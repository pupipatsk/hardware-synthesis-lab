==> flow/design.v <==
`timescale 1ns / 1ps
module Stack(
    output reg [7:0] dout,  
    output reg [7:0] addr,  
    input wire [7:0] din,
    input push,
    input pop,
    input reset,
    input clk
    );
    reg [7:0] mem[255:0];
    initial begin
        dout = 0;  
        addr = 0;  
    end
    always @(posedge clk) begin
        if (reset) begin
            addr <= 0;
            dout <= 0;
        end
        if (push && (addr < 255)) begin
            addr <= addr + 1;
            mem[addr] <= din;
        end
        if (pop && (addr > 0)) begin
            dout <= mem[addr];
            mem[addr] <= 0;
            addr <= addr - 1;
        end
    end
endmodule
---- Reports on Stack ----
Tool output for the design above, in the order of the flow.
Line numbers count from 1 in the design file above.
Operators: Yosys type, input widths -> output width; for muxes data width and select width s.
Not given: --
inputs
  top ..................................... Stack
  clock ................................... clk
  cell library ............................ sky130hd
  corner .................................. tt_025C_1v80

---- Elaborated design ----
Yosys after proc, flatten, opt, wreduce and memory -nomap, before mapping. Memory bits, and registers merged into a memory's read port (data or address), are not among the register bits. Print and check cells are not counted. Equal cells are merged and count once.
Memory sizes are those after Yosys's memory passes, which may raise the word count (mostly to a power of two), join words into wider ones and drop unused or constant bits.
bit counts
  register bits after elaboration ......... 16
  memory bits (writable) .................. 2,048
  memories kept ........................... 1
  bits of input ports ..................... 12
  output and inout port bits .............. 16
  word-level cells ........................ 20
cells by class
  $add $sub $neg .......................... 2
  magnitude comparators ................... 2
  mux-type cells .......................... 8
  bitwise operators ....................... 1
  reduce/logical cells .................... 4
memories
  name  depth  bits a word  read ports  write ports  line  source
  mem   256    8            1           1            11    reg [7:0] mem[255:0];
operator list
  kind                 count
  $mux 8               6
  $add 8x1->8 const B  1
  $sub 8x1->8 const B  1
  $gt 8x1->1 const B   1
  $lt 8x8->1 const B   1
  $reduce_bool 3->1    1
  $logic_and 1x1->1    2
  $reduce_bool 2->1    1
  $mux 1               2
  $or 1x1->1           1

---- Longest topological paths ----
Depth = most cells in a row (Yosys ltp): at word level without a register or memory, in the mapped netlist without a sequential cell, where the memories' decode and read muxes count.
depth
  depth in word-level cells ............... 4
  ABC_AREA ................................ 0
  mapped depth ............................ 15
  mapped depth without buffers ............ 8

---- Netlist ----
Yosys stat after the flow's synthesis: flattened, memories mapped to cells. It holds for the ABC_AREA given above (unset counts as 0); a run with the other value may have another netlist.
mapped netlist
  standard cells after synthesis .......... 4,135
  cell area after synthesis ............... 81,064.0 sq um
  area of sequential cells ................ 61,979.4 sq um
  flip-flops .............................. 2,064
  buffers ................................. 257
cell types
  cell type                  count  area in all (sq um)
  sky130_fd_sc_hd__edfxtp_1  2,064  6.2E+04
  sky130_fd_sc_hd__mux4_2    297    6.69E+03
  sky130_fd_sc_hd__mux2i_1   427    4.27E+03
  sky130_fd_sc_hd__nor2_1    322    1.21E+03
  sky130_fd_sc_hd__o22ai_1   136    850.816
  sky130_fd_sc_hd__mux4_1    22     578.054
  sky130_fd_sc_hd__a221oi_1  48     420.403
  sky130_fd_sc_hd__nand4_1   67     419.152
  sky130_fd_sc_hd__nand2_1   110    412.896
  sky130_fd_sc_hd__a22oi_1   52     390.374
  sky130_fd_sc_hd__buf_6     33     371.606
  sky130_fd_sc_hd__clkbuf_1  99     371.606
  sky130_fd_sc_hd__nand3_1   64     320.307
  sky130_fd_sc_hd__a21oi_1   56     280.269
  sky130_fd_sc_hd__buf_2     54     270.259
  sky130_fd_sc_hd__buf_4     36     270.259
  sky130_fd_sc_hd__nor4_1    30     187.68
  sky130_fd_sc_hd__buf_12    9      180.173
Other cell types: 44; their cells: 209.

---- Path before layout ----
Path of least setup slack by OpenSTA after synthesis, without wires, with an ideal clock, recovery checks aside; 20% of the period is set as input and as output delay. Where synthesis merged equal registers, the netlist keeps one of their names.
timing path after synthesis
  path kind ............................... flip-flop to flip-flop
  start point ............................. register addr[1]
  end point ............................... memory mem[0][0]
  period .................................. 8.48 ns
  setup time .............................. 0.866 ns
  time at the first pin ................... 0.000 ns
  data arrival time ....................... 6.103 ns
  required time ........................... 7.614 ns
  setup slack ............................. 1.511 ns
  delay of the path ....................... 6.969 ns
  stages on the path ...................... 13
  buffers on the path ..................... 7
  synthesis period reached ................ 6.969 ns
"delay of the path" = arrival - input delay + setup time.
"stages on the path": output pins that drive a net of the path, with the launching flip-flop's if there is one; two outputs of one cell count as two.
"synthesis period reached" is the clock period less the worst setup slack; recovery checks do not enter. This is arithmetic on one report: input and output delays are still those of the set period (20% each).
The rows between start and end are the longest chain of elaborated cells between them; the timing report does not say that the signal goes this way. Where chains are equally long, one stands for them.
A line is the first line of the expression or statement that the cell stems from. Yosys adds cells for indexed reads and writes and turns some case tables into memories.
At most two assigning lines are given for a register; there are more.
The path ends at the data pin of a flip-flop with enable; ways to the enable are not counted.
on the way, after synthesis
  cell sequence ........................... sky130_fd_sc_hd__edfxtp_1 > sky130_fd_sc_hd__buf_4 > sky130_fd_sc_hd__buf_2 > sky130_fd_sc_hd__buf_2 > sky130_fd_sc_hd__inv_2 > sky130_fd_sc_hd__buf_1 > sky130_fd_sc_hd__clkbuf_1 > sky130_fd_sc_hd__ha_1 > sky130_fd_sc_hd__clkbuf_2 > sky130_fd_sc_hd__nand4_1 > sky130_fd_sc_hd__nand2_1 > sky130_fd_sc_hd__clkbuf_1 > sky130_fd_sc_hd__and2_1
  length of the longest elaborated chain .. 4
  elaborated cells between the ends (all ways) .. 7
  those cells by class .................... 2 x compare; 3 x mux; 2 x reduce/logical
RTL lines, path after synthesis
  what                line  source
  start: declaration  4     output reg [7:0] addr,
  start: assignment   22    addr <= addr + 1;
  start: assignment   28    addr <= addr - 1;
  $lt 8x8->1          21    if (push && (addr < 255)) begin
  $logic_and 1x1->1   21
  $mux 8              21
  $mux 8              --
  end: declaration    11    reg [7:0] mem[255:0];

---- Timing after layout ----
From the final timing report of flow run A: the path of least setup slack in the routed layout; clock arrival at registers is part of the times.
timing path post-layout
  path kind ............................... flip-flop to flip-flop
  start point ............................. register addr[3]
  end point ............................... memory mem[73][3]
  period .................................. 7.95 ns
  setup time .............................. 0.37 ns
  time at the first pin ................... 0.83 ns
  data arrival time ....................... 5.59 ns
  required time ........................... 8.39 ns
  setup slack ............................. 2.80 ns
  stages on the path ...................... 9
  buffers on the path ..................... 2
The rows between start and end are the longest chain of elaborated cells between them; the timing report does not say that the signal goes this way. Where chains are equally long, one stands for them.
At most two assigning lines are given for a register; there are more.
The path ends at the enable pin of a flip-flop; only ways to that pin are counted.
on the way, post-layout
  cell sequence ........................... sky130_fd_sc_hd__edfxtp_1 > sky130_fd_sc_hd__buf_12 > sky130_fd_sc_hd__nor2_4 > sky130_fd_sc_hd__buf_4 > sky130_fd_sc_hd__nand4_1 > sky130_fd_sc_hd__nand2_1 > sky130_fd_sc_hd__nand2_1 > sky130_fd_sc_hd__nand3_2 > sky130_fd_sc_hd__nor2_1
  length of the longest elaborated chain .. 4
  elaborated cells between the ends (all ways) .. 7
  those cells by class .................... 2 x compare; 2 x mux; 1 x logic; 2 x reduce/logical
RTL lines, path post-layout
  what                line  source
  start: declaration  4     output reg [7:0] addr,
  start: assignment   22    addr <= addr + 1;
  start: assignment   28    addr <= addr - 1;
  $lt 8x8->1          21    if (push && (addr < 255)) begin
  $logic_and 1x1->1   21
  $mux 1              21
  $or 1x1->1          --
  end: declaration    11    reg [7:0] mem[255:0];

Module Stack, platform sky130hd: 2 stored runs of the flow (Yosys, OpenROAD) with differing settings, in no particular order. Input and output delays are each 20% of the period that was set; the output load is 0.01 pF.
"reached clock period": clock period set for the run, less the worst setup slack. It is reckoned from that one timing run; input and output delays stay at 20% of the period that was set.
By "overall power" is meant OpenSTA's value without simulated activity: inputs other than the clock are taken to toggle once in ten clock periods, and the tool carries that through the logic.

---- flow run A ----
settings
  period_ns = 7.95
  SETUP_SLACK_MARGIN = 0.73
  CAP_MARGIN = 20
  CORE_MARGIN = 2
  CORE_UTILIZATION = 40
  SLEW_MARGIN = 20
results
  overall power ........................... 0.027933 W
  setup TNS ............................... 0.000 ns
  reached clock period .................... 5.148 ns
  worst setup slack after layout .......... 2.802 ns
  Yosys chip area after synthesis ......... 81,064.0 sq um
  full die area ........................... 206,275.0 sq um
  utilization after layout ................ 44.9%

---- flow run B ----
settings
  period_ns = 11.1
  CORE_UTILIZATION = 15
  PLACE_DENSITY = 0.41
  HOLD_SLACK_MARGIN = 0.29
  CORE_ASPECT_RATIO = 1.51
  CORE_MARGIN = 5
  CELL_PAD_IN_SITES_DETAIL_PLACEMENT = 1
  GPL_ROUTABILITY_DRIVEN = 0
  CTS_CLUSTER_SIZE = 47
  CAP_MARGIN = 35
  SLEW_MARGIN = 15
results
  overall power ........................... 0.020218 W
  setup TNS ............................... 0.000 ns
  reached clock period .................... 5.605 ns
  worst setup slack after layout .......... 5.495 ns
  Yosys chip area after synthesis ......... 81,064.0 sq um
  full die area ........................... 555,541.0 sq um
  utilization after layout ................ 17.9%
